==> flow/design.v <==
`timescale 1ns / 1ps
module multiply(a,b,c);
parameter width=8;
parameter decimal=4;
input [width-1:0] a,b;
output [width-1:0] c;
wire[width*2-1:0] mul0,mul1,ones,ab;
assign ones=(~0);
assign mul0=a[width-1]?((ones<<width)|a):a;
assign mul1=b[width-1]?((ones<<width)|b):b;
assign ab=mul0*mul1;
assign c=ab[width-1+decimal:decimal];
endmodule
`timescale 1ns / 1ps
module butterfly_time(
Fer,	 
Fei,	 
For,	 
Foi,	 
Wr,		 
Wi,		 
o0r,	 
o0i,	 
o1r,	 
o1i		 
    );
parameter width=8;
parameter decimal=4;
input[width-1:0] Fer,Fei,For,Foi,Wr,Wi;
output[width-1:0] o0r,o0i,o1r,o1i;
wire[7:0] m0,m1,m2,m3,mr,mi;
multiply #(.width(width),.decimal(decimal)) mp0(For,Wr,m0);
multiply #(.width(width),.decimal(decimal)) mp1(For,Wi,m1);
multiply #(.width(width),.decimal(decimal)) mp2(Foi,Wr,m2);
multiply #(.width(width),.decimal(decimal)) mp3(Foi,Wi,m3);
assign mr=m0-m3;
assign mi=m1+m2;
assign o0r=Fer+mr;
assign o0i=Fei+mi;
assign o1r=Fer-mr;
assign o1i=Fei-mi;
endmodule
module butterfly_freq(
f0r,	 
f0i,	 
f1r,	 
f1i,	 
Wr,		 
Wi,		 
o0r,	 
o0i,	 
o1r,	 
o1i		 
    );
parameter width=8;
parameter decimal=4;
input[width-1:0] f0r,f0i,f1r,f1i,Wr,Wi;
output[width-1:0] o0r,o0i,o1r,o1i;
wire[7:0] m4,m5,m6,m7,r,i;
assign r = f0r - f1r;
assign i = f0i -f1i;
multiply #(.width(width),.decimal(decimal)) mp4(r,Wr,m4);
multiply #(.width(width),.decimal(decimal)) mp5(i,Wi,m5);
multiply #(.width(width),.decimal(decimal)) mp6(r,Wi,m6);
multiply #(.width(width),.decimal(decimal)) mp7(i,Wr,m7);
assign o0r= f0r+f1r;
assign o0i= f0i+f1i;
assign o1r=m4-m5;
assign o1i=m6+m7;
endmodule
`timescale 1ns / 1ps
module fft_time(
clk,
rst,
fr,      
fi,      
Fr,      
Fi       
    );
parameter width=8;
parameter decimal=4;
input clk,rst;
input [8*width-1:0] fr,fi;
output reg [8*width-1:0] Fr,Fi;
wire[8*width-1:0] Fwr,Fwi;
wire[width-1:0] o0r[7:0];
wire[width-1:0] o0i[7:0];
wire[width-1:0] o1r[7:0];
wire[width-1:0] o1i[7:0];
butterfly_time #(.width(width),.decimal(decimal)) bt0(fr[1*width-1:0*width],fi[1*width-1:0*width],fr[5*width-1:4*width],fi[5*width-1:4*width],(1<<decimal),0,o0r[0],o0i[0],o0r[1],o0i[1]);
butterfly_time #(.width(width),.decimal(decimal)) bt1(fr[3*width-1:2*width],fi[3*width-1:2*width],fr[7*width-1:6*width],fi[7*width-1:6*width],(1<<decimal),0,o0r[2],o0i[2],o0r[3],o0i[3]);
butterfly_time #(.width(width),.decimal(decimal)) bt2(fr[2*width-1:1*width],fi[2*width-1:1*width],fr[6*width-1:5*width],fi[6*width-1:5*width],(1<<decimal),0,o0r[4],o0i[4],o0r[5],o0i[5]);
butterfly_time #(.width(width),.decimal(decimal)) bt3(fr[4*width-1:3*width],fi[4*width-1:3*width],fr[8*width-1:7*width],fi[8*width-1:7*width],(1<<decimal),0,o0r[6],o0i[6],o0r[7],o0i[7]);
butterfly_time #(.width(width),.decimal(decimal)) bt4(o0r[0],o0i[0],o0r[2],o0i[2],(1<<decimal),0,o1r[0],o1i[0],o1r[2],o1i[2]);
butterfly_time #(.width(width),.decimal(decimal)) bt5(o0r[1],o0i[1],o0r[3],o0i[3],0,-16,o1r[1],o1i[1],o1r[3],o1i[3]);
butterfly_time #(.width(width),.decimal(decimal)) bt6(o0r[4],o0i[4],o0r[6],o0i[6],(1<<decimal),0,o1r[4],o1i[4],o1r[6],o1i[6]);
butterfly_time #(.width(width),.decimal(decimal)) bt7(o0r[5],o0i[5],o0r[7],o0i[7],0,-16,o1r[5],o1i[5],o1r[7],o1i[7]);
butterfly_time #(.width(width),.decimal(decimal)) bt8(o1r[0],o1i[0],o1r[4],o1i[4],(1<<decimal),0,Fwr[1*width-1:0*width],Fwi[1*width-1:0*width],Fwr[5*width-1:4*width],Fwi[5*width-1:4*width]);
butterfly_time #(.width(width),.decimal(decimal)) bt9(o1r[1],o1i[1],o1r[5],o1i[5],11,-11,Fwr[2*width-1:1*width],Fwi[2*width-1:1*width],Fwr[6*width-1:5*width],Fwi[6*width-1:5*width]);
butterfly_time #(.width(width),.decimal(decimal)) bt10(o1r[2],o1i[2],o1r[6],o1i[6],0,-16,Fwr[3*width-1:2*width],Fwi[3*width-1:2*width],Fwr[7*width-1:6*width],Fwi[7*width-1:6*width]);
butterfly_time #(.width(width),.decimal(decimal)) bt11(o1r[3],o1i[3],o1r[7],o1i[7],-11,-11,Fwr[4*width-1:3*width],Fwi[4*width-1:3*width],Fwr[8*width-1:7*width],Fwi[8*width-1:7*width]);
always@(posedge clk or negedge rst)begin
    if(~rst)begin
        Fr<=0;
        Fi<=0;
    end
    else begin
        Fr<=Fwr;
        Fi<=Fwi;
    end
end
endmodule
==> Reports on fft_time <==
What the tools print for fft_time, step after step.
Lines are those of the file above, counted from 1.
Operators carry their Yosys type and port widths (W data, S select, Z words).
Cell names lack the library's common part.
{ "setup": {"top_module": "fft_time", "clk_port": "clk", "library": "sky130hd", "pvt_corner": "tt_025C_1v80"} }

==> Word-level counts <==
Source: Yosys, flattened and elaborated, memories not mapped. Widths are those after wreduce; folded enables and synchronous resets count as part of the registers. Registers that Yosys merges into a memory's read port (data or address) are not register bits. Print and check cells do not count. Equal cells are merged and count once.
{ "word_totals": {"ff_bits": 128, "latchBits": 0, "ramBits": 0, "romBits": 0, "clocked_rd_ports_x_width": 0, "mem_count": 0, "in_bits": 130, "output_inout_bits": 128, "wordCells": 93} }
{ "classes": {"addsub": 55, "multipliers": 12, "n_div": 0, "compare": 0, "n_eq": 0, "n_shift": 0, "n_mux": 24, "logic": 0, "reduce_logical": 0} }
{ "op_table": {"columns": ["op", "count"], "rows": [
  ["$mul A16 B12 Y8 const B", 6],
  ["$mul A16 B5 Y12 const B", 4],
  ["$add A8 B8 Y8", 26],
  ["$sub A8 B8 Y8", 26],
  ["$mux W16", 10],
  ["$mul A16 B4 Y12 const B", 2],
  ["$mux W8", 14],
  ["$sub A1 B8 Y8 const A", 3]
]} }

==> Depth <==
Longest topological path by Yosys (ltp), each cell counted once; first at word level (registers and memories cut), then after technology mapping (sequential cells cut; the memories' decode and read muxes count).
{ "logic_depth": {"word_depth": 10, "abc_area": 0, "ltp_mapped": 43, "mapped_depth_nobuf": 42} }

==> Synthesis result <==
The flow's flattened synthesis, as Yosys stat reports it; memories are mapped. The netlist is that of the ABC_AREA named above (0 if unset); the other value can give another one.
{ "mapped": {"stdcells": 2829, "area_um2": 25036.5, "seqArea_um2": 3002.9, "ff_cells": 120, "n_buf": 28} }
{ "types": {"columns": ["type", "count", "type_area_um2"], "rows": [
  ["ha_1", 594, 7.43E+03],
  ["dfrtp_1", 120, 3002.88],
  ["fa_1", 149, 2.98E+03],
  ["xnor2_1", 319, 2793.93],
  ["inv_1", 598, 2.24E+03],
  ["a21oi_1", 236, 1.18E+03],
  ["xor2_1", 126, 1.1E+03],
  ["o21bai_1", 124, 930.893],
  ["nor2_1", 234, 878.342],
  ["a21o_1", 58, 435.418],
  ["xnor3_1", 9, 202.694],
  ["o21ai_0", 35, 175.168],
  ["nor3_1", 26, 130.125],
  ["o21a_1", 17, 127.622],
  ["nand2b_1", 18, 112.608],
  ["xnor2_4", 4, 110.106],
  ["nand2_1", 25, 93.84],
  ["nor2b_1", 11, 68.816]
]} }
Other cell types: 50; their cells: 126.
The figures by module come from a second, unflattened synthesis with its own total; it is not the netlist above.
{ "unflattened": {"cells_unflattened": 13474, "hier_area_um2": 113956.8} }
Rows give one instance, submodules left out.
{ "by_module": {"columns": ["module", "instances", "n_cells", "area_um2", "seq_area_um2"], "rows": [
  ["multiply", 48, 223, 1876.8, 0.0],
  ["butterfly_time", 12, 220, 1721.7, 0.0],
  ["fft_time", 1, 130, 3210.6, 3203.1]
]} }

==> Path before layout <==
Path of least setup slack by OpenSTA after synthesis, without wires, with an ideal clock, recovery checks aside; 20% of the period is set as input and as output delay. Where synthesis merged equal registers, the netlist keeps one of their names.
{ "synth_timing": {"path_type": "input -> register", "startpoint": "input port fr[24]", "endpoint": "register Fr[47]", "clock_period_ns": 15.9, "input_delay_ns": 3.180, "setup_time_ns": 0.079, "t_first_pin_ns": 3.180, "t_arrival_ns": 12.095, "required_ns": 15.821, "setup_slack_ns": 3.726, "delay_ns": 8.994, "path_stages": 41, "path_buffers": 0, "period_less_setup_slack_ns": 12.174} }
"delay_ns" is the arrival time less input delay plus setup time.
"path_stages" counts driving pins, that of a launching flip-flop among them; a cell with two outputs on the path counts twice.
"period_less_setup_slack_ns" = period - worst setup slack (recovery checks aside). The figure is calculated, with input and output delays left at 20% of the set period.
The rows between start and end are the longest chain of elaborated cells between them; the timing report does not say that the signal goes this way. Where chains are equally long, one stands for them.
Each line given opens the expression or statement behind the cell; cells for indexed reads and writes are added by Yosys, which also makes memories of some case tables.
{ "synth_between": {"path_cell_list": "inv_1 -> ha_1 -> inv_1 -> fa_1 -> a211oi_4 -> nor2_2 -> xnor2_4 -> inv_1 -> fa_1 -> inv_1 -> ha_1 -> inv_1 -> fa_1 -> fa_1 -> inv_1 -> ha_1 -> a21oi_1 -> xnor3_1 -> (+5 left out) -> fa_1 -> inv_1 -> ha_1 -> ha_1 -> o21ai_0 -> nand2b_1 -> a21o_1 -> a21oi_1 -> xor2_1 -> ha_1 -> nor4_1 -> nor3_1 -> xor2_1 -> xnor2_1 -> xnor2_1 -> xnor2_1 -> xnor2_1 -> xor2_1", "elab_chain_cells": 8, "cone_cells": 8, "cone_lines": 5, "cone_classes": "add/sub: 4; mul: 2; mux: 2"} }
{ "synth_lines": {"columns": ["item", "line_no", "text"], "rows": [
  ["start: declaration", 83, "input [8*width-1:0] fr,fi;"],
  ["$sub A8 B8 Y8", 40, "assign o1r=Fer-mr;"],
  ["$mux W16", 9, "assign mul0=a[width-1]?((ones<<width)|a):a;"],
  ["$mul A16 B12 Y8", 11, "assign ab=mul0*mul1;"],
  ["$add A8 B8 Y8", 39, "assign o0i=Fei+mi;"],
  ["$mux W16", 9, null],
  ["$mul A16 B5 Y12", 11, null],
  ["$sub A8 B8 Y8", 36, "assign mr=m0-m3;"],
  ["$sub A8 B8 Y8", 40, null],
  ["end: assignment", 104, "Fr<=0;"],
  ["end: assignment", 108, "Fr<=Fwr;"],
  ["end: declaration", 84, "output reg [8*width-1:0] Fr,Fi;"]
]} }

==> Path in the finished layout <==
From the final timing report of run 1: the path of least setup slack in the routed layout; clock arrival at registers is part of the times.
{ "layout_timing": {"path_type": "input -> register", "startpoint": "input port fr[24]", "endpoint": "register Fi[15]", "clock_period_ns": 8.06, "input_delay_ns": 1.61, "setup_time_ns": 0.08, "t_first_pin_ns": 1.61, "t_arrival_ns": 9.81, "required_ns": 8.41, "setup_slack_ns": -1.40, "path_stages": 40, "path_buffers": 3} }
The rows between start and end are the longest chain of elaborated cells between them; the timing report does not say that the signal goes this way. Where chains are equally long, one stands for them.
{ "layout_between": {"path_cell_list": "buf_12 -> inv_12 -> ha_4 -> inv_2 -> fa_2 -> a211oi_4 -> nor2_4 -> xnor2_4 -> inv_2 -> fa_1 -> inv_1 -> ha_1 -> inv_2 -> fa_1 -> fa_2 -> inv_2 -> ha_4 -> buf_6 -> (+4 left out) -> o311ai_4 -> buf_12 -> ha_1 -> fa_1 -> ha_4 -> nor2b_4 -> o21a_1 -> o21a_1 -> nor2_1 -> xor2_1 -> ha_1 -> a21oi_2 -> o21ai_2 -> xnor2_2 -> xnor3_1 -> xnor2_2 -> xnor2_2 -> xor2_1", "elab_chain_cells": 8, "cone_cells": 8, "cone_lines": 5, "cone_classes": "add/sub: 4; mul: 2; mux: 2"} }
{ "layout_lines": {"columns": ["item", "line_no", "text"], "rows": [
  ["start: declaration", 83, "input [8*width-1:0] fr,fi;"],
  ["$sub A8 B8 Y8", 40, "assign o1r=Fer-mr;"],
  ["$mux W16", 9, "assign mul0=a[width-1]?((ones<<width)|a):a;"],
  ["$mul A16 B12 Y8", 11, "assign ab=mul0*mul1;"],
  ["$add A8 B8 Y8", 39, "assign o0i=Fei+mi;"],
  ["$mux W16", 9, null],
  ["$mul A16 B4 Y12", 11, null],
  ["$add A8 B8 Y8", 37, "assign mi=m1+m2;"],
  ["$add A8 B8 Y8", 39, null],
  ["end: assignment", 105, "Fi<=0;"],
  ["end: assignment", 109, "Fi<=Fwi;"],
  ["end: declaration", 84, "output reg [8*width-1:0] Fr,Fi;"]
]} }

Below are 2 stored runs of the flow (Yosys, OpenROAD; platform sky130hd) on fft_time, each with its settings and what was measured, unordered. Constraints: input delay and output delay 20% of the set period each, output load 0.01 pF.
"achieved clock period (ns)" = clock period - worst setup slack. The figure is calculated, with input and output delays left at 20% of the set period.
"worst setup path time (ns)" is the time allowed to the run's worst setup path (the clock period less input and output delay, where it has them) less its slack. Clock arrival times count: a late capture clock shortens it, a late launch clock lengthens it.

settings of run 1
{
  "period_ns": 8.06,
  "CAP_MARGIN": 20,
  "CORE_MARGIN": 2,
  "CORE_UTILIZATION": 40,
  "SLEW_MARGIN": 20
}
report of run 1
yosys chip area after synthesis (um^2): 25036.5
finish__design__die__area: 64607.5
finish__design__instance__area__stdcell: 36097.1
finish__design__instance__utilization: 0.5839
finish__timing__setup__ws: -1.400
finish__timing__setup__tns: -48.163
finish__timing__hold__ws: 1.284
achieved clock period (ns): 9.460
worst setup path time (ns): 7.85
worst setup path kind: input -> register

settings of run 2
{
  "period_ns": 16.1,
  "CORE_UTILIZATION": 65,
  "PLACE_DENSITY_LB_ADDON": 0.11,
  "CELL_PAD_IN_SITES_GLOBAL_PLACEMENT": 2,
  "CELL_PAD_IN_SITES_DETAIL_PLACEMENT": 2,
  "CTS_CLUSTER_SIZE": 86,
  "CAP_MARGIN": 20,
  "CORE_MARGIN": 2,
  "SLEW_MARGIN": 20
}
report of run 2: did not finish, place, FLW-0024
